==> flow/design.v <==
`timescale 1ns / 1ps
module Car_Enter_Exit_FSM(
    input clk, reset_n, A, B,
    output car_enter, car_exit
    );
    reg [3:0] state_reg, state_next;
    localparam  s0 = 0, s1 = 1, s2 = 2, 
                s3 = 3, s4 = 4, s5 = 5, 
                s6 = 6, s7 = 7, s8 = 8;
    always @(posedge clk, negedge reset_n)
    begin
        if(~reset_n)
            state_reg <= s0;
        else
            state_reg <= state_next;
    end         
    always @(*)
    begin
        case(state_reg)
            s0: if (A & ~B)         state_next = s1;
                else if (~A & B)    state_next = s5;
                else                state_next = s0;             
            s1: if (A & B)          state_next = s2;     
                else if (A & ~B)    state_next = s1;     
                else                state_next = s0;
            s2: if (~A & B)         state_next = s3;     
                else if (A & B)     state_next = s2;     
                else if (A & ~B)    state_next = s1;     
                else                state_next = s0;    
            s3: if (~A & ~B)        state_next = s4;    
                else if (~A & B)    state_next = s3;
                else if (A & B)     state_next = s2;
                else                state_next = s0;
            s4: state_next = s0;                        
            s5: if (A & B)          state_next = s6;    
                else if (~A & B)    state_next = s5;
                else                state_next = s0; 
            s6: if (A & ~B)         state_next = s7;    
                else if (A & B)     state_next = s6;
                else if (~A & B)    state_next = s5;
                else                state_next = s0; 
            s7: if (~A & ~B)        state_next = s8;
                else if (A & ~B)    state_next = s7;
                else if (A & B)     state_next = s6;
                else                state_next = s0; 
            s8: state_next = s0;
            default: state_next = state_reg;
        endcase
    end 
    assign car_enter = (state_reg == s4);
    assign car_exit = (state_reg == s8);
endmodule
* From RTL to reports: Car_Enter_Exit_FSM *
Tool output for the design above, in the order of the flow.
Lines are those of the file above, counted from 1.
Cell names lack the library's common part.
Not given: n/a

set-up
  design top = Car_Enter_Exit_FSM
  clock = clk
  library = sky130hd
  corner = tt_025C_1v80

* After elaboration *
Yosys after proc, flatten, opt, wreduce and memory -nomap, before mapping. Memory bits, and registers merged into a memory's read port (data or address), are not among the register bits. Print and check cells are not counted. Equal cells are merged and count once.

operators by class
  bitwise logic cells = 6
  eq/ne operators = 8
  multiplexer cells = 14
  reductions and logical operators = 3

operator list
  operator                                                                count
  4-bit parallel mux with 8-bit select                                    1
  4-bit by 3-bit equality test with 1-bit output (second input constant)  4
  4-bit two-way mux                                                       4
  3-bit two-way mux                                                       5
  4-bit by 2-bit equality test with 1-bit output (second input constant)  2
  8-bit nonzero test                                                      1
  2-bit two-way mux                                                       3
  1-bit bitwise AND                                                       4
  4-bit by 1-bit equality test with 1-bit output (second input constant)  1
  4-bit equality test (second input constant)                             1
  4-bit logical NOT                                                       1
  1-bit inverter                                                          2
  2-bit OR reduction                                                      1
  1-bit two-way mux                                                       1

storage and ports
  flip-flop bits (word level) = 4
  output and inout port bits = 2
  cells after elaboration = 32
  input port bits = 4

* Depth *
Longest topological path by Yosys (ltp), each cell counted once; first at word level (registers and memories cut), then after technology mapping (sequential cells cut; the memories' decode and read muxes count).

logic depth
  depth after elaboration = 6
  ABC_AREA = 0
  depth in mapped cells = 5
  depth with buffers taken out = 5

* Netlist *
Yosys stat after the flow's synthesis: flattened, memories mapped to cells. It holds for the ABC_AREA given above (unset counts as 0); a run with the other value may have another netlist.
The area totals of this step are shown rounded.

synthesis totals
  sequential part of the area = 0.000226 mm^2
  cell count = 36
  flip-flop cells = 9
  synthesis area = 0.000417 mm^2
  buffers = 0

cell types
  cell type  count  area in all (um^2)
  dfrtp_1    8      200.192
  ha_1       5      62.56
  dfstp_2    1      26.275
  nor2_1     6      22.522
  inv_1      5      18.768
  a221oi_2   1      15.014
  nor3_1     2      10.01
  o31a_2     1      10.01
  a211o_1    1      8.758
  o31a_1     1      8.758
  a22oi_1    1      7.507
  and2_2     1      7.507
  o211ai_1   1      7.507
  and2_1     1      6.256
  o21ai_0    1      5.005

* Path before layout *
Source: OpenSTA report_checks on the synthesized netlist (no wires, ideal clock, input and output delay 20% of the period each), path of least setup slack; recovery checks are left aside. Register names are those of the netlist, which keeps one name where synthesis merged equal registers.

timing path post-synthesis
  path kind = input to register
  start = input B
  end = register state_reg
  path slack = 77 ps
  path buffers = 0
  stages = 5
  period = 1,140 ps
  input delay = 228 ps
  setup time = 91 ps
  data required time = 1,049 ps
  data arrival time = 972 ps
  path delay = 835 ps
  launch time at the first pin = 228 ps
  synthesis period reached = 1,063 ps

"path delay" is the arrival time less input delay plus setup time.
"stages": output pins that drive a net of the path, with the launching flip-flop's if there is one; two outputs of one cell count as two.
"synthesis period reached" = period - worst setup slack (recovery checks aside). The figure is calculated, with input and output delays left at 20% of the set period.
An end named without its bit number is one bit of that signal or, where synthesis recoded a state register, one of its new flip-flops.

on the way, post-synthesis
  cell sequence = inv_1 > ha_1 > a211o_1 > a221oi_2 > o211ai_1

ends and longest elaborated chain, post-synthesis
  element      RTL line  source
  from (decl)  3         input clk, reset_n, A, B,
  to (assign)  13        state_reg <= s0;
  to (assign)  15        state_reg <= state_next;
  to (decl)    6         reg [3:0] state_reg, state_next;

No chain of elaborated cells between the ends is given.

* Timing after layout *
Path of least setup slack in the final report of run 2 (OpenROAD, finished layout, wires in). Where an end is a register, its clock arrival counts in the times.
The report prints the path's times to 10 ps; the period is as set.

timing path post-layout
  path kind = register to register
  start = register state_reg
  end = register state_reg
  launch time at the first pin = 250 ps
  data required time = 1,100 ps
  setup time = 90 ps
  period = 939 ps
  stages = 4
  path slack = -190 ps
  data arrival time = 1,290 ps
  path buffers = 0

An end named without its bit number is one bit of that signal or, where synthesis recoded a state register, one of its new flip-flops.

on the way, post-layout
  cell sequence = dfrtp_1 > a211o_1 > a221oi_2 > o211ai_1

ends and longest elaborated chain, post-layout
  element        RTL line  source
  from (decl)    6         reg [3:0] state_reg, state_next;
  from (assign)  13        state_reg <= s0;
  from (assign)  15        state_reg <= state_next;
  to (assign)    13
  to (assign)    15
  to (decl)      6

No chain of elaborated cells between the ends is given.

Subject: flow runs of Car_Enter_Exit_FSM

Hi,

Design Car_Enter_Exit_FSM on sky130hd. What follows are 2 stored runs of the flow, each under its own settings; their order means nothing. The constraints put input and output delay at 20% of the set period each and load the outputs with 0.01 pF.
"critical setup path time": the worst setup path's part of the clock period (all of it between registers, 20% less for each end at a port) less its slack. A launch clock that arrives late makes it longer, a capture clock that arrives late makes it shorter.
"critical setup path time" is known to 10 ps.
Measured values are rounded.
A setting shown as . is not set for that run.
Results: . = not shown.

name                                      run 1  run 2
period_ns                                 1.28   0.939
CORE_UTILIZATION                          58     37
PLACE_DENSITY_LB_ADDON                    0.09   .
ABC_AREA                                  0      0
GPL_TIMING_DRIVEN                         1      .
GPL_ROUTABILITY_DRIVEN                    1      .
CAP_MARGIN                                25     30
SLEW_MARGIN                               0      20
MIN_ROUTING_LAYER                         met2   met1
CORE_MARGIN                               2      2
SETUP_SLACK_MARGIN                        .      -0.02
PLACE_DENSITY                             .      0.93
CELL_PAD_IN_SITES_DETAIL_PLACEMENT        .      2
CTS_CLUSTER_SIZE                          .      38
MAX_ROUTING_LAYER                         .      met5
die area (mm^2)                           .      0.00141
chip area after synthesis (Yosys) (mm^2)  .      0.000417
standard-cell area after routing (mm^2)   .      0.000576
setup total negative slack (ps)           .      -345
critical setup path time (ps)             .      1,130
worst setup path type                     .      register to register
lowest setup slack (ps)                   .      -186

Run 1: stopped before the end: floorplanning reported PDN-0185

Regards
